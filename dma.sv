==> flow/design.v <==
module dma (
	input         clk,
	input         rst,
	output        req,
	output [13:0] addr,
	input         grant,
	input  [ 9:0] indata,
	output [ 1:0] D_STATE,
	output [ 9:0] D_DATA
);
	enum logic [1:0] {
		IDLE,
		WAIT,
		READ
	} state, next_state;
	logic [12:0] random_addr;
	always_ff @ (posedge clk or posedge rst)
		if (rst)
			random_addr <= 13'b1;
		else if (state == IDLE)
			random_addr <= { random_addr[11:0], random_addr[11] ^ random_addr[7] ^ random_addr[3] };
	assign addr = { 1'b0, random_addr };
	logic [ 4:0] req_reg;
	always_ff @ (posedge clk or posedge rst)
		if (rst)
			req_reg <= 5'b1;
		else if (next_state == IDLE)
			req_reg <= { req_reg[3:0], req_reg[4] };
	assign req = req_reg[4];
	logic [ 9:0] data;
	always_ff @ (posedge clk or posedge rst)
		if (rst)
			data <= '0;
		else if (state == READ)
			data <= indata;		
	always_comb begin
		next_state = state;
		case (state)
			IDLE: if (req_reg[4]) next_state = WAIT;
			WAIT: if (grant)      next_state = READ;
			READ:                 next_state = IDLE;
		endcase
	end
	always_ff @ (posedge clk or posedge rst)
		if (rst)
			state <= IDLE;
		else
			state <= next_state;
	assign D_STATE = state;
	assign D_DATA  = data;
endmodule
* From RTL to reports: dma *
What the tools print for dma, step after step.
Lines are those of the file above, counted from 1.
Operators carry their Yosys type and port widths (W data, S select, Z words).
Cell names lack the library's common part.
The mark - stands for no value.

inputs
  top = dma
  clock port = clk
  library = sky130hd
  corner = tt_025C_1v80

* After elaboration *
Yosys after proc, flatten, opt, wreduce and memory -nomap, before mapping. Enables and synchronous resets that opt folds into registers are not counted as muxes. Memory bits, and registers merged into a memory's read port (data or address), are not among the register bits. Print and check cells are not counted. Equal cells are merged and count once.

storage and ports
  output and inout bits = 27
  word-level cells = 13
  bits of input ports = 13
  flip-flop bits (word level) = 30

operators by class
  muxes and demuxes = 3
  reductions and logical operators = 2
  eq/ne operators = 2
  bitwise logic cells = 2

operators with widths
  operator              count
  $pmux W2 S3           1
  $logic_not A2 Y1      2
  $mux W2               2
  $xor A1 B1 Y1         2
  $eq A2 B1 Y1 const B  1
  $eq A2 B2 Y1 const B  1

* Longest topological paths *
Depth = most cells in a row (Yosys ltp): at word level without a register or memory, in the mapped netlist without a sequential cell, where the memories' decode and read muxes count.

depth
  word-level depth = 3
  ABC_AREA = 1
  mapped depth = 6
  depth with buffers taken out = 6

* After synthesis *
The flow's flattened synthesis, as Yosys stat reports it; memories are mapped. The netlist is that of the ABC_AREA named above (0 if unset); the other value can give another one.

mapped netlist
  mapped cells = 135
  buffer cells = 6
  flip-flop cells = 30
  sequential part of the area = 753.2 µm²
  chip area (Yosys) = 1207.4 µm²

cells by type
  cell type  count  area in all (µm²)
  dfrtp_1    28     700.672
  nand2_1    58     217.709
  o21ai_0    15     75.072
  dfstp_2    2      52.55
  inv_1      9      33.782
  buf_4      4      30.029
  a21oi_1    4      20.019
  nor2_1     4      15.014
  inv_2      3      11.261
  nor2_4     1      11.261
  buf_2      2      10.01
  a21oi_2    1      8.758
  nand2_2    1      6.256
  o22ai_1    1      6.256
  nand3_1    1      5.005
  conb_1     1      3.754

* Timing after synthesis *
Source: OpenSTA report_checks on the synthesized netlist (no wires, ideal clock, input and output delay 20% of the period each), path of least setup slack; recovery checks are left aside. Register names are those of the netlist, which keeps one name where synthesis merged equal registers.

timing post-synthesis
  kind = flip-flop to flip-flop
  from = register state[1]
  to = register data[0]
  path slack = 0.381 ns
  library setup time = 0.117 ns
  arrival time = 0.952 ns
  delay of the path = 1.069 ns
  launch time at the first pin = 0.000 ns
  clock period = 1.45 ns
  required time = 1.333 ns
  buffers on the path = 2
  stages = 7
  period reached after synthesis = 1.069 ns

"delay of the path" is the arrival time less input delay plus setup time.
"stages": output pins that drive a net of the path, with the launching flip-flop's if there is one; two outputs of one cell count as two.
"period reached after synthesis" is the clock period less the worst setup slack; recovery checks do not enter. This is arithmetic on one report: input and output delays are still those of the set period (20% each).
The rows between start and end are the longest chain of elaborated cells between them; the timing report does not say that the signal goes this way. Where chains are equally long, one stands for them.
A line is the first line of the expression or statement that the cell stems from. Yosys adds cells for indexed reads and writes and turns some case tables into memories.

on the way, post-synthesis
  cell sequence = dfrtp_1 > buf_4 > inv_2 > nor2_4 > buf_4 > nand2_1 > nand2_1
  length of the longest elaborated chain = 1
  elaborated cells on any way between the ends = 1
  those cells by class = eq/ne (1)

RTL lines, path post-synthesis
  what             line  RTL
  start, declared  15    } state, next_state;
  start, assigned  46    state <= IDLE;
  start, assigned  48    state <= next_state;
  $eq A2 B2 Y1     34    else if (state == READ)
  end, assigned    33    data <= '0;
  end, assigned    35    data <= indata;
  end, declared    30    logic [ 9:0] data;

* Path in the finished layout *
From the final timing report of flow run B: the path of least setup slack in the routed layout; clock arrival at registers is part of the times.

timing after layout
  kind = flip-flop to output port
  from = register random_addr[5]
  to = output port addr[5]
  external output delay = 0.37 ns
  arrival time = 1.21 ns
  required time = 1.50 ns
  launch time at the first pin = 0.28 ns
  clock period = 1.87 ns
  stages = 2
  path slack = 0.28 ns
  buffers on the path = 1

on the way, after layout
  cell sequence = dfrtp_1 > clkdlybuf4s50_1
  length of the longest elaborated chain = 0
  elaborated cells on any way between the ends = 0
  source lines of those cells = 0

RTL lines, path after layout
  what             line  RTL
  start, declared  16    logic [12:0] random_addr;
  start, assigned  19    random_addr <= 13'b1;
  start, assigned  21    random_addr <= { random_addr[11:0], random_addr[11] ^ random_addr[7] ^ random_addr[3] };
  end, declared    5     output [13:0] addr,

## Implementation results

Flow measurements of dma on sky130hd: 2 stored runs with different settings, listed in no order. Input and output delays are each 20% of the period that was set; the output load is 0.01 pF.
"achieved clock period": clock period set for the run, less the worst setup slack. It is reckoned from that one timing run; input and output delays stay at 20% of the period that was set.
"worst setup path time" = time allowed to the worst setup path (clock period - input delay - output delay, where it has them) - its slack; a late launch clock adds to it, a late capture clock takes from it.
By "power" is meant OpenSTA's value without simulated activity: inputs other than the clock are taken to toggle once in ten clock periods, and the tool carries that through the logic.

Flow run A
==> flow/run.sh <==
#!/bin/bash
# the make line also repeats the synthesis and layout settings of config.mk as NAME=value (left out here)
make -C /OpenROAD-flow-scripts/flow DESIGN_CONFIG=/design/flow/config.mk WORK_HOME=/design/flow/orfs CLKGATE_MAP_FILE= finish
==> flow/config.mk <==
export PLATFORM = sky130hd
export DESIGN_NAME = dma
export DESIGN_NICKNAME = dma
export VERILOG_FILES = /design/flow/design.v
export SDC_FILE = /design/flow/constraint.sdc
export NUM_CORES = 4
export LEC_CHECK = 0
export CAP_MARGIN = 20
export CELL_PAD_IN_SITES_DETAIL_PLACEMENT = 0
export CELL_PAD_IN_SITES_GLOBAL_PLACEMENT = 3
export CORE_ASPECT_RATIO = 1.98
export CORE_MARGIN = 2
export CORE_UTILIZATION = 49
export CTS_CLUSTER_SIZE = 12
export GPL_TIMING_DRIVEN = 1
export HOLD_SLACK_MARGIN = 0.26
export SLEW_MARGIN = 5
==> flow/constraint.sdc <==
create_clock -name core_clock -period 0.807 [get_ports {clk}]
set_input_delay 0.1614 -clock core_clock [delete_from_list [all_inputs] [get_ports {clk}]]
set_output_delay 0.1614 -clock core_clock [all_outputs]
set_load 0.01 [all_outputs]

==> results of flow run A <==
did not finish, placement stopped with GPL-0301

Flow run B
==> flow/run.sh <==
#!/bin/bash
# the make line also repeats the synthesis and layout settings of config.mk as NAME=value (left out here)
make -C /OpenROAD-flow-scripts/flow DESIGN_CONFIG=/design/flow/config.mk WORK_HOME=/design/flow/orfs CLKGATE_MAP_FILE= finish
==> flow/config.mk <==
export PLATFORM = sky130hd
export DESIGN_NAME = dma
export DESIGN_NICKNAME = dma
export VERILOG_FILES = /design/flow/design.v
export SDC_FILE = /design/flow/constraint.sdc
export NUM_CORES = 4
export LEC_CHECK = 0
export ABC_AREA = 1
export CAP_MARGIN = 0
export CELL_PAD_IN_SITES_GLOBAL_PLACEMENT = 2
export CORE_MARGIN = 2
export CORE_UTILIZATION = 29
export CTS_CLUSTER_SIZE = 21
export GPL_ROUTABILITY_DRIVEN = 0
export PLACE_DENSITY = 0.55
export SETUP_SLACK_MARGIN = 0.22
export SLEW_MARGIN = 20
export TNS_END_PERCENT = 65
==> flow/constraint.sdc <==
create_clock -name core_clock -period 1.87 [get_ports {clk}]
set_input_delay 0.3740 -clock core_clock [delete_from_list [all_inputs] [get_ports {clk}]]
set_output_delay 0.3740 -clock core_clock [all_outputs]
set_load 0.01 [all_outputs]

==> results of flow run B <==
chip area after synthesis (Yosys): 1207.4 µm²
die area: 4695.7 µm²
standard-cell area of the final layout: 1805.5 µm²
utilization: 0.451
worst setup slack after layout: 0.285 ns
total negative slack: 0.000 ns
power: 1.499 mW
achieved clock period: 1.585 ns
worst setup path time: 1.21 ns
worst setup path kind: flip-flop to output port
